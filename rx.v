==> flow/design.v <==
module rx_ser
   #( parameter clk_per_bit = 200)
    (
	 input c_rx,
 	 input rxd,
	 output flag,
	 output [7:0]rx_1
    );
reg r_rx;
reg rx;
reg [11:0]counter = 0;
reg i_flag;
reg [2:0] bit_index;  
reg [7:0] rx_byte;   
reg [2:0] states = 0;   
always @ (posedge c_rx)begin
r_rx <= rxd;
rx <= r_rx;
end
always @(posedge c_rx) begin
   case(states)
	3'd0: begin           
			counter <= 0;
			bit_index <= 0;
				if(rx == 0)
					begin
					states <= 3'd1;
					end			
				else
				   begin
					states <= 3'd0;
					end
			end
	3'd1: begin
				if(counter == (clk_per_bit-1)/2)  
					begin
						if(rx == 0)   
							begin
							counter <= 0;
							states <= 3'd2;
							end
						else
							begin
							states <= 3'd0;
							end
   				end
				else
					begin
					counter <= counter + 1;
					states <= 3'd1;
					end
			end	
	3'd2: begin               
				if(counter == clk_per_bit-1)
					begin
					counter <= 0;
					rx_byte[bit_index] <= rx;
					if(bit_index < 7)
						begin
						bit_index <= bit_index + 1;
						states <= 3'd2;
						end
					else
						begin
						states <= 3'd3;
						end
			      end
				else
					begin
					counter <= counter +1;
					states <= 3'd2;
					end
			end
	3'd3: begin    
				if(counter < clk_per_bit-1)
					begin
						counter <= counter + 1;
						states <= 3'd3;
					end
				else
					begin
					counter <= 0;
					states <= 3'd4;
					i_flag <= 1;   
					end
			 end
	 3'd4: begin   
				states <= 3'd0;
				i_flag <= 0;
			 end
	endcase
end
assign rx_1 = rx_byte;
assign flag = i_flag;
endmodule
Tool chain data of rx_ser
Tool output for the design above, in the order of the flow.
Lines are those of the file above, counted from 1.
Operators: Yosys type, input widths -> output width; for muxes data width and select width s.
Library cell names are shortened.
{ "setup": {"design": "rx_ser", "clk_port": "c_rx", "cell_library": "sky130hd", "corner": "tt_025C_1v80"} }

Word-level counts
Counts by Yosys on the flattened word-level netlist (proc, flatten, opt, wreduce; memories kept). Register bits leave out memories and registers merged into their read ports (data or address). Print and check cells are left out. Cells with the same type and inputs are merged into one.
{ "word_totals": {"word_cells": 53, "out_inout_bits": 9, "in_bits": 2, "ff_bits": 29} }
{ "classes": {"n_addsub": 3, "compare": 2, "n_shift": 2, "n_eq": 10, "n_reduce_logical": 9, "mux": 17, "bitwise": 3} }
{ "op_table": {"columns": ["cell", "n"], "rows": [
  ["$pmux 12 s4", 1],
  ["$mux 12", 4],
  ["$pmux 3 s5", 1],
  ["$add 12x1->12 const B", 1],
  ["$eq 12x7->1 const B", 1],
  ["$lt 12x8->1 const B", 1],
  ["$eq 12x8->1 const B", 1],
  ["$mux 3", 3],
  ["$shift 1x4->8", 1],
  ["$shift 1x4->8 const A", 1],
  ["$and 8x8->8", 1],
  ["$or 8x8->8", 1],
  ["$not 8->8", 1],
  ["$ne 2x2->1 const B", 3],
  ["$reduce_and 2->1", 3],
  ["$eq 3x2->1 const B", 2],
  ["$pmux 3 s2", 1],
  ["$reduce_bool 5->1", 1],
  ["$reduce_bool 2->1", 2],
  ["$neg 3->4", 1],
  ["$reduce_bool 4->1", 1],
  ["$mux 2", 2],
  ["$mux 1", 4],
  ["$add 3x1->3 const B", 1],
  ["$eq 3x1->1 const B", 1],
  ["$lt 3x3->1 const B", 1],
  ["$eq 3x3->1 const B", 1],
  ["$ne 3x3->1 const B", 1]
]} }
Other operator kinds: 3; their cells: 3.

Depth
Depth = most cells in a row (Yosys ltp): at word level without a register or memory, in the mapped netlist without a sequential cell, where the memories' decode and read muxes count.
{ "logic_depth": {"ltp_word": 5, "ABC_AREA": 0, "mapped_depth": 6, "depth_no_buf": 6} }

Netlist
The flow's flattened synthesis, as Yosys stat reports it; memories are mapped. The netlist is that of the ABC_AREA named above (0 if unset); the other value can give another one.
The area totals of this step are shown rounded.
{ "types": {"columns": ["type", "n", "area_total_um2"], "rows": [
  ["edfxtp_1", 27, 810.778],
  ["ha_1", 5, 62.56],
  ["xnor2_1", 7, 61.309],
  ["nor2_2", 9, 56.304],
  ["nor2_1", 14, 52.55],
  ["nand2_1", 13, 48.797],
  ["mux2_2", 4, 45.043],
  ["xor2_1", 5, 43.792],
  ["dfxtp_1", 2, 40.038],
  ["nand3_1", 7, 35.034],
  ["nand4_1", 5, 31.28],
  ["a21oi_1", 5, 25.024],
  ["o21ai_0", 5, 25.024],
  ["buf_6", 2, 22.522],
  ["inv_1", 6, 22.522],
  ["nor3_1", 4, 20.019],
  ["clkbuf_1", 5, 18.768],
  ["or3b_1", 2, 17.517]
]} }
Other cell types: 21; their cells: 25.
{ "mapped": {"flip_flops": 29, "n_buf": 8, "cell_count": 152, "seq_area_um2": 851, "synth_area_um2": 1640} }

Worst setup path after synthesis
Path of least setup slack by OpenSTA after synthesis, without wires, with an ideal clock, recovery checks aside; 20% of the period is set as input and as output delay. Where synthesis merged equal registers, the netlist keeps one of their names.
{ "synth_path": {"path_type": "reg-to-reg", "from": "register counter[0]", "to": "register counter[0]", "arrival_time_ns": 1.731, "required_ns": 1.995, "tclk_ns": 2.38, "t_first_pin_ns": 0.000, "stages": 6, "path_slack_ns": 0.264, "setup_time_ns": 0.385, "n_path_buf": 0, "path_delay_ns": 2.116, "synth_period_reached_ns": 2.116} }
"path_delay_ns" is the arrival time less input delay plus setup time.
"stages": output pins that drive a net of the path, with the launching flip-flop's if there is one; two outputs of one cell count as two.
"synth_period_reached_ns" is the clock period less the worst setup slack; recovery checks do not enter. This is arithmetic on one report: input and output delays are still those of the set period (20% each).
Between the ends stands the longest chain of elaborated cells between them, by number of cells; it is not shown to be the way that was timed. Of several equally long chains one is given.
Each line given opens the expression or statement behind the cell; cells for indexed reads and writes are added by Yosys, which also makes memories of some case tables.
At most two assigning lines are given for a register; there are more.
Only ways into the end's enable, where the timed path ends, are counted here.
{ "synth_between": {"cell_sequence": "edfxtp_1 -> ha_1 -> and4b_1 -> nand4b_1 -> nor2_1 -> a21oi_1", "elab_chain_len": 3, "cone_cells": 3, "lines_between": 1, "cone_classes": "eq/ne: 2; reduce/logical: 1"} }
{ "synth_lines": {"columns": ["element", "line", "text"], "rows": [
  ["start: declaration", 11, "reg [11:0]counter = 0;"],
  ["start: assignment", 49, "counter <= counter + 1;"],
  ["start: assignment", 70, "counter <= counter +1;"],
  ["$eq 12x7->1", 35, "if(counter == (clk_per_bit-1)/2)"],
  ["$ne 3x3->1", null, null],
  ["$reduce_and 2->1", null, null],
  ["end: assignment", 49, null],
  ["end: assignment", 70, null],
  ["end: declaration", 11, null]
]} }

Worst path after layout
Path of least setup slack in the final report of job 1 (OpenROAD, finished layout, wires in). Where an end is a register, its clock arrival counts in the times.
{ "layout_path": {"path_type": "reg-to-reg", "from": "register counter[0]", "to": "register counter[11]", "stages": 7, "setup_time_ns": 0.15, "arrival_time_ns": 2.27, "required_ns": 2.53, "path_slack_ns": 0.26, "tclk_ns": 2.4, "t_first_pin_ns": 0.28, "n_path_buf": 1} }
Between the ends stands the longest chain of elaborated cells between them, by number of cells; it is not shown to be the way that was timed. Of several equally long chains one is given.
At most two assigning lines are given for a register; there are more.
The path ends at the data pin of a flip-flop with enable; ways to the enable are not counted.
{ "layout_between": {"cell_sequence": "edfxtp_1 -> ha_1 -> a2111o_1 -> a311oi_2 -> a211oi_4 -> buf_12 -> a21oi_1", "elab_chain_len": 3, "cone_cells": 8, "cone_classes": "add/sub: 1; compare: 1; eq/ne: 2; mux: 4"} }
{ "layout_lines": {"columns": ["element", "line", "text"], "rows": [
  ["start: declaration", 11, "reg [11:0]counter = 0;"],
  ["start: assignment", 49, "counter <= counter + 1;"],
  ["start: assignment", 70, "counter <= counter +1;"],
  ["$add 12x1->12", 77, "counter <= counter + 1;"],
  ["$mux 12", 75, "if(counter < clk_per_bit-1)"],
  ["$pmux 12 s4", 21, "case(states)"],
  ["end: assignment", 49, null],
  ["end: assignment", 70, null],
  ["end: declaration", 11, null]
]} }

Lab notebook: rx_ser

rx_ser through Yosys and OpenROAD on sky130hd: 2 stored runs, unordered, with their settings and measured results. The constraints put input and output delay at 20% of the set period each and load the outputs with 0.01 pF.
"clock_period_reached_ns" = clock period - worst setup slack. The figure is calculated, with input and output delays left at 20% of the set period.
"worst_setup_path_time_ns": the worst setup path's part of the clock period (all of it between registers, 20% less for each end at a port) less its slack. A launch clock that arrives late makes it longer, a capture clock that arrives late makes it shorter.
Values from the reports are rounded here.
[
  {
    "run": "job 1",
    "settings": { "period_ns": 2.4, "SETUP_SLACK_MARGIN": 0.18, "CAP_MARGIN": 20, "CORE_MARGIN": 2, "CORE_UTILIZATION": 40, "SLEW_MARGIN": 20 },
    "results": { "clock_period_reached_ns": 2.139, "setupTns_ns": 0.000, "worst_setup_path_time_ns": 2.14, "path_kind": "reg-to-reg", "timing.setup.ws_ns": 0.261, "utilization_frac": 0.509, "hold_worst_slack_ns": 0.329, "synth_area_um2": 1640, "die_area_um2": 4640 }
  },
  {
    "run": "job 2",
    "settings": { "period_ns": 2.64, "CORE_UTILIZATION": 71, "PLACE_DENSITY_LB_ADDON": 0.21, "CORE_ASPECT_RATIO": 0.96, "CORE_MARGIN": 7, "CELL_PAD_IN_SITES_GLOBAL_PLACEMENT": 3, "ABC_AREA": 1, "GPL_TIMING_DRIVEN": 0, "CTS_CLUSTER_SIZE": 27, "CTS_CLUSTER_DIAMETER": 22, "CAP_MARGIN": 10, "MIN_ROUTING_LAYER": "met2", "SLEW_MARGIN": 20 },
    "outcome": "incomplete, placement halted on FLW-0024"
  }
]
